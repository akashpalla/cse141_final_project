==> flow/design.v <==
module Control #(parameter opwidth = 4, mcodebits = 9)(
  input [mcodebits-1:0] instr,     
  output logic  loadMem,
                storeMem,
                regWrite,
                movInstr,
                invert_sc,
                update_sc,
                immVal,
  output logic[opwidth-1:0] ALUOp,
  output logic[1:0] Branch,
  output logic[3:0] targetLUT
  );	 
always_comb begin
  ALUOp	=   'b1001;
  Branch =   'b00;
  loadMem = 'b0;
  storeMem = 'b0;
  regWrite = 'b0;
  movInstr = 'b0;
  invert_sc = 'b0;
  update_sc = 'b0;
  immVal = 'b0;
  targetLUT = 'b0000;
casex(instr)    
  9'b1????????: begin      
    ALUOp = 4'b1000;
    regWrite  =	'b1;
    movInstr = 'b1;
  end
  9'b011010000: begin      
  end
  9'b011011111: begin      
    update_sc = 'b1;
  end
  9'b011010011: begin      
    invert_sc = 'b1;
  end
    9'b0111?????: begin      
    ALUOp = {1'b0,instr[6:4]};
    regWrite  =	'b1;
    update_sc = 'b1;
  end 
    9'b0100?????: begin      
    ALUOp = {1'b0,instr[6:4]};
    regWrite  =	'b1;
    update_sc = 'b1;
  end 
  9'b01???????: begin      
    ALUOp = {1'b0,instr[6:4]};
    regWrite  =	'b1;
  end 
  9'b00100????: begin      
    Branch = 'b11;
    targetLUT = instr[3:0];
  end
  9'b00101????: begin      
    Branch = 'b01;
    targetLUT = instr[3:0];
  end
  9'b00110xxxx: begin      
    Branch = 'b10;
    targetLUT = instr[3:0];
  end
  9'b00111????: begin      
    ALUOp = 4'b1000;
    regWrite  =	'b1;
    immVal = 'b1;
  end
  9'b00010????: begin      
    loadMem = 'b1;
    regWrite  =	'b1;
  end
  9'b00011????: begin      
    storeMem = 'b1;
  end
endcase
end
endmodule
module PC #(parameter D=12)(
  input 					 reset,					 
							 clk,
							 jcnd,
  input        [1:0]  branch,
  input       [D-1:0] target,	 
  output logic[D-1:0] prog_ctr
);
  always_ff @(posedge clk)
    if(reset)
  	  prog_ctr <= '0;
    else if(branch == 'b11)
      prog_ctr <= target;
    else if(branch == 'b01 && jcnd)
      prog_ctr <= target;
    else if(branch == 'b10 && !jcnd)
      prog_ctr <= target;
    else
	    prog_ctr <= prog_ctr + 'b1;
endmodule
module PC_LUT #(parameter D=12)(
  input       [ 3:0]  addr,	    
  output logic[D-1:0] target);
  logic [D-1:0] core [16];
always_comb begin
	target = core[addr];
end
endmodule
module alu(
  input[3:0] alu_cmd,     
  input[7:0] inA, inB,	  
  input      sc_i,       
  output logic[7:0] rslt,
  output logic sc_o,      
               cnd,       
               pari,      
			         zero       
);
logic [7:0] b_invert;
assign b_invert = ~inB;
always_comb begin 
  rslt = 'b0;            
  sc_o = 'b0;    
  cnd =  'b0;
  zero = !rslt;
  pari = ^rslt;
  rslt = inA;
    case(alu_cmd)
      4'b0000:
        {sc_o, rslt} = inA + inB + sc_i;     
      4'b0001:
        {sc_o, rslt} = inA + b_invert + 1 - sc_i;     
      4'b0010:
        {rslt} = inA & inB;    
      4'b0011:
        {rslt} = inA ^ inB;    
      4'b0100: begin    
        if(inA > inB)
          cnd = 'b1;    
      end
      4'b0101: begin      
        if(inA == inB)
          cnd = 'b1;
      end
      4'b0110:     
        {sc_o,rslt} = {inB, sc_i};     
      4'b0111: begin
        {rslt,sc_o} = {sc_i,inB};    
      end
      4'b1000: 
        {rslt} = {inB};       
    endcase
end
endmodule
module dat_mem (
  input[7:0] dat_in,
  input      clk,
  input      wr_en,	           
  input[7:0] addr,		       
  output logic[7:0] dat_out);
  logic[7:0] core[256];        
  assign dat_out = core[addr];
  always_ff @(posedge clk)
    if(wr_en)				   
      core[addr] <= dat_in; 
endmodule
module instr_ROM #(parameter D=12)(
  input       [D-1:0] prog_ctr,     
  output logic[ 8:0] mach_code);
  logic[8:0] core[2**D];
  always_comb  mach_code = core[prog_ctr];
endmodule
module reg_file #(parameter pw=4)(
  input[7:0] dat_in,
  input      clk,
  input      wr_en,            
			 movInstr,
			 immVal,
  input[pw-1:0] addrA,		   
   			  addrB,
  output logic[7:0] datA_out,  
                    datB_out);
  logic[7:0] core[2**pw];     
  always_comb begin 
	if(movInstr)
		datA_out = core[addrA];
	else
		datA_out = core[0];
	if(immVal)
		datB_out = addrB;
	else
 	 	datB_out = core[addrB];
  end
  always_ff @(posedge clk)
    if(wr_en && movInstr)				    
    	core[addrA] <= dat_in; 
	else if(wr_en)
		core[0] <=dat_in;
endmodule
module top_level(
  input       clk, 
              reset, 
  output logic done);
  parameter D = 12,              
            A = 3;         		   
  wire[D-1:0] target;          
  wire[D-1:0] prog_ctr; 			   
  wire[8:0]   mach_code;      
  wire        loadMem,       
              storeMem,
              regWrite,
              movInstr,
              invert_sc,
              update_sc,
              immVal;
  wire[3:0]   ALUOp;
  wire[1:0]   Branch;
  wire[3:0]   targetLUT;
  wire[7:0]   datA,          
              datB;                   
  wire[7:0]   alu_out;          
  logic       sc_o,
              cnd_o,
              pari,
              zero;
logic         sc_in,           
              cnd_in;
  wire[7:0]   mem_out;         
  wire[7:0]   register_in;
  wire[3:0] rd_addrA, 
            rd_addrB;     
  PC_LUT #(.D(D))
    pl1 (
      .addr  (targetLUT),
      .target);   
  PC #(.D(D)) 					   
     pc1 ( 
      .reset,
      .clk,
      .jcnd(cnd_in),
      .branch(Branch),
      .target,
		  .prog_ctr);
  instr_ROM ir1(
    .prog_ctr,
    .mach_code);
  Control ctl1(
    .instr(mach_code),
    .loadMem,
    .storeMem,
    .regWrite,
    .movInstr,
    .invert_sc,
    .update_sc,
    .immVal,
    .ALUOp,
    .Branch,
	 .targetLUT
	 );
  assign rd_addrA = mach_code[7:4];
  assign rd_addrB = mach_code[3:0];
  assign register_in = loadMem ? mem_out : alu_out;
  reg_file #(.pw(4)) rf1(
              .dat_in(register_in),	    
              .clk,
              .wr_en(regWrite),
              .movInstr,
              .immVal,
              .addrA(rd_addrA),
              .addrB(rd_addrB),
              .datA_out(datA),
              .datB_out(datB));
  alu alu1(
    .alu_cmd(ALUOp),
    .inA(datA),
    .inB(datB),
    .sc_i(sc_in),
    .rslt(alu_out),
    .sc_o(sc_o),
    .cnd(cnd_o),
    .pari,
    .zero
  );
  dat_mem dm1(
    .dat_in(datA)  ,   
    .clk           ,
    .wr_en  (storeMem),  
    .addr   (datB),
    .dat_out(mem_out));
  always_ff @(posedge clk) begin
    cnd_in <= cnd_o;
    if(update_sc) begin
      sc_in <= sc_o;
    end
    if(invert_sc) begin
      sc_in <= ~sc_in;
    end
  end
  assign done = prog_ctr == 500;
endmodule
Tool chain data of top_level
What the tools print for top_level, step after step.
Lines are those of the file above, counted from 1.
A cell with n/a has no value.

set-up
  top module = top_level
  clock = clk
  library = sky130hd
  timing corner = tt_025C_1v80

Elaborated design
Yosys after proc, flatten, opt, wreduce and memory -nomap, before mapping. Memory bits, and registers merged into a memory's read port (data or address), are not among the register bits. Print and check cells are not counted.
Memory sizes are those after Yosys's memory passes, which may raise the word count (mostly to a power of two), join words into wider ones and drop unused or constant bits.

operators by class
  $lt $le $gt $ge = 1
  reductions and logical operators = 13
  multiplexer cells = 41
  shift-type cells = 0
  bitwise logic cells = 4
  multiply operators = 0
  divide/modulo/power cells = 0
  add/subtract/negate cells = 6
  eq/ne operators = 25

operators with widths
  operator                                               count
  2-to-1 mux 8 bit                                       9
  case mux 8 bit (select 7 bit)                          1
  2-to-1 mux 12 bit                                      3
  equality test 9 x 8 -> 1 bit (both inputs constant)    3
  equality test 5 x 3 -> 1 bit (both inputs constant)    4
  2-to-1 mux 1 bit                                       19
  adder 8 x 8 -> 9 bit                                   2
  equality test 4 x 3 -> 1 bit (second input constant)   4
  adder 12 x 1 -> 12 bit (second input constant)         1
  equality test 12 x 9 -> 1 bit (second input constant)  1
  OR reduction 3 bit                                     4
  case mux 4 bit (select 3 bit)                          1
  equality test 5 x 2 -> 1 bit (both inputs constant)    2
  adder 9 x 1 -> 9 bit                                   1
  subtractor 9 x 1 -> 9 bit                              1
  adder 9 x 1 -> 9 bit (second input constant)           1
  equality test 4 x 2 -> 1 bit (second input constant)   2
  equality test 4 x 3 -> 1 bit (both inputs constant)    2
  > comparator 8 bit                                     1
  equality test 8 bit                                    1
  bitwise AND 8 bit                                      1
  bitwise XOR 8 bit                                      1
  NOT 8 bit                                              1
  OR reduction 8 bit                                     1
  case mux 4 bit (select 2 bit)                          1
  2-to-1 mux 4 bit                                       2
  OR reduction 6 bit                                     1
  case mux 2 bit (select 3 bit)                          1

Other operator kinds: 14; their cells: 18.

word-level totals
  clocked read ports x word width = 0
  elaborated cells = 95
  bits in latches = 0
  flip-flop bits (word level) = 14
  memories kept = 2
  ROM bits = 0
  memory bits (writable) = 2176

memories
  name      depth  bits a word  rd ports  wr ports  line  RTL
  dm1.core  256    8            1         1         160   logic[7:0] core[256];
  rf1.core  16     8            2         1         182   logic[7:0] core[2**pw];

Depth
Depth = most cells in a row (Yosys ltp): at word level without a register or memory, in the mapped netlist without a sequential cell, where the memories' decode and read muxes count.

depth
  depth after elaboration = 13
  ABC_AREA = 0
  gate-level depth with buffers = 5
  mapped depth without buffers = 5

After synthesis
Source: synth_stat.txt of the flow (Yosys; design flattened, memories mapped). It holds for the ABC_AREA given above (unset counts as 0); a run with the other value may have another netlist.
Totals and module areas in this step are rounded.

synthesis totals
  sequential area = 240 um^2
  buffer cells = 1
  flip-flops = 12
  mapped area = 537 um^2
  mapped cells = 60

cell types
  cell                      count  area in all (um^2)
  sky130_fd_sc_hd__dfxtp_1  12     240.23
  sky130_fd_sc_hd__a21oi_1  6      30.029
  sky130_fd_sc_hd__ha_1     2      25.024
  sky130_fd_sc_hd__o31ai_1  3      22.522
  sky130_fd_sc_hd__or4_1    3      22.522
  sky130_fd_sc_hd__nor2_1   5      18.768
  sky130_fd_sc_hd__or3_1    3      18.768
  sky130_fd_sc_hd__xnor2_1  2      17.517
  sky130_fd_sc_hd__nand3_1  3      15.014
  sky130_fd_sc_hd__o21ai_0  3      15.014
  sky130_fd_sc_hd__nand4_1  2      12.512
  sky130_fd_sc_hd__nor2b_1  2      12.512
  sky130_fd_sc_hd__inv_1    3      11.261
  sky130_fd_sc_hd__mux2_2   1      11.261
  sky130_fd_sc_hd__nand3_2  1      10.01
  sky130_fd_sc_hd__nor4b_1  1      8.758
  sky130_fd_sc_hd__xor2_1   1      8.758
  sky130_fd_sc_hd__nand2_1  2      7.507

Other cell types: 5; their cells: 5.
By module: a second synthesis without flattening, with its own total; a netlist apart from the flattened one above.

unflattened totals
  cell total of the unflattened synthesis = 4275
  area (unflattened synthesis) = 87500 um^2

Each row is one instance without its submodules.

by module
  module            cells  seq. area (um^2)  instances  area (um^2)
  dat_mem           3539   61500             1          78300
  reg_file #(pw=4)  327    3840              1          6110
  alu               257    0.0               1          1780
  PC #(D=12)        68     240               1          658
  Control           43     0.0               1          274
  top_level         18     50.0              1          205
  PC_LUT #(D=12)    13     0.0               1          93.8
  instr_ROM         10     0.0               1          71.3

Worst setup path after synthesis
OpenSTA on the mapped netlist: ideal clock, no wires. The path of least setup slack (recovery checks aside). Input and output delay are each 20% of the period. Register names are those of the netlist, which keeps one name where synthesis merged equal registers.

path post-synthesis
  path kind = register to output
  start point = register pc1.prog_ctr[0]
  end point = output port done
  required time = 1.392 ns
  arrival = 1.064 ns
  stages = 6
  path delay = 1.064 ns
  launch time at the first pin = 0.000 ns
  clock period = 1.74 ns
  path slack = 0.328 ns
  synthesis period reached = 1.412 ns

"path delay" = arrival - input delay + setup time.
At an output port there is no setup time.
"stages": output pins that drive a net of the path, with the launching flip-flop's if there is one; two outputs of one cell count as two.
"synthesis period reached" = period - worst setup slack (recovery checks aside). The figure is calculated, with input and output delays left at 20% of the set period.
Between the ends stands the longest chain of elaborated cells between them, by number of cells; it is not shown to be the way that was timed. Of several equally long chains one is given.
A line is the first line of the expression or statement that the cell stems from. Yosys adds cells for indexed reads and writes and turns some case tables into memories.
At most two assigning lines are given for a register; there are more.

between the ends, post-synthesis
  cells stage by stage = sky130_fd_sc_hd__dfxtp_1 -> sky130_fd_sc_hd__inv_1 -> sky130_fd_sc_hd__ha_1 -> sky130_fd_sc_hd__nor4b_1 -> sky130_fd_sc_hd__nand3b_1 -> sky130_fd_sc_hd__nor3_1
  length of the longest elaborated chain = 1

ends and longest elaborated chain, post-synthesis
  item                           line  RTL
  start: declaration             86    output logic[D-1:0] prog_ctr
  start: assignment              92
  start: assignment              94
  equality test 12 x 9 -> 1 bit  298   assign done = prog_ctr == 500;
  end: declaration               202   output logic done);

Worst path after layout
From the final timing report of run 2: the path of least setup slack in the routed layout; clock arrival at registers is part of the times.

path after layout
  path kind = register to output
  start point = register pc1.prog_ctr[0]
  end point = output port done
  required time = 1.08 ns
  stages = 7
  clock period = 1.35 ns
  launch time at the first pin = 0.27 ns
  arrival = 1.32 ns
  path slack = -0.24 ns

Between the ends stands the longest chain of elaborated cells between them, by number of cells; it is not shown to be the way that was timed. Of several equally long chains one is given.
At most two assigning lines are given for a register; there are more.

between the ends, after layout
  cells stage by stage = sky130_fd_sc_hd__dfxtp_2 -> sky130_fd_sc_hd__inv_2 -> sky130_fd_sc_hd__ha_4 -> sky130_fd_sc_hd__nor4b_4 -> sky130_fd_sc_hd__nand3b_1 -> sky130_fd_sc_hd__nor3_2 -> sky130_fd_sc_hd__buf_2
  length of the longest elaborated chain = 1

ends and longest elaborated chain, after layout
  item                           line  RTL
  start: declaration             86    output logic[D-1:0] prog_ctr
  start: assignment              92
  start: assignment              94
  equality test 12 x 9 -> 1 bit  298   assign done = prog_ctr == 500;
  end: declaration               202   output logic done);

Subject: top_level on sky130hd, stored results

Hello all,

Measured results for top_level: 2 stored runs of the Yosys and OpenROAD flow on sky130hd. The settings differ; the order carries no meaning. The constraints put input and output delay at 20% of the set period each and load the outputs with 0.01 pF.
"period reached": clock period set for the run, less the worst setup slack. It is reckoned from that one timing run; input and output delays stay at 20% of the period that was set.
The measured numbers are rounded.
Among the settings, -- means not set for that run.
A result given as -- is not shown for that run.

setting or result                       run 1  run 2
period_ns                               1.01   1.35
CORE_UTILIZATION                        54     29
SETUP_SLACK_MARGIN                      0.12   --
PLACE_DENSITY                           0.7    0.87
CORE_ASPECT_RATIO                       0.57   1.98
CELL_PAD_IN_SITES_GLOBAL_PLACEMENT      1      --
CELL_PAD_IN_SITES_DETAIL_PLACEMENT      1      --
TNS_END_PERCENT                         15     --
GPL_ROUTABILITY_DRIVEN                  0      1
CTS_CLUSTER_DIAMETER                    170    388
CAP_MARGIN                              40     40
CORE_MARGIN                             2      2
SLEW_MARGIN                             20     20
HOLD_SLACK_MARGIN                       --     0.1
GPL_TIMING_DRIVEN                       --     0
MIN_ROUTING_LAYER                       --     met1
worst-case hold slack (ns)              --     0.517
smallest setup slack (ns)               --     -0.242
final utilization                       --     0.413
period reached (ns)                     --     1.592
die area (um^2)                         --     2230
standard-cell area after layout (um^2)  --     706
synthesis area (um^2)                   --     537

Run 1: stopped before the end: floorplanning reported PDN-0185

Thanks
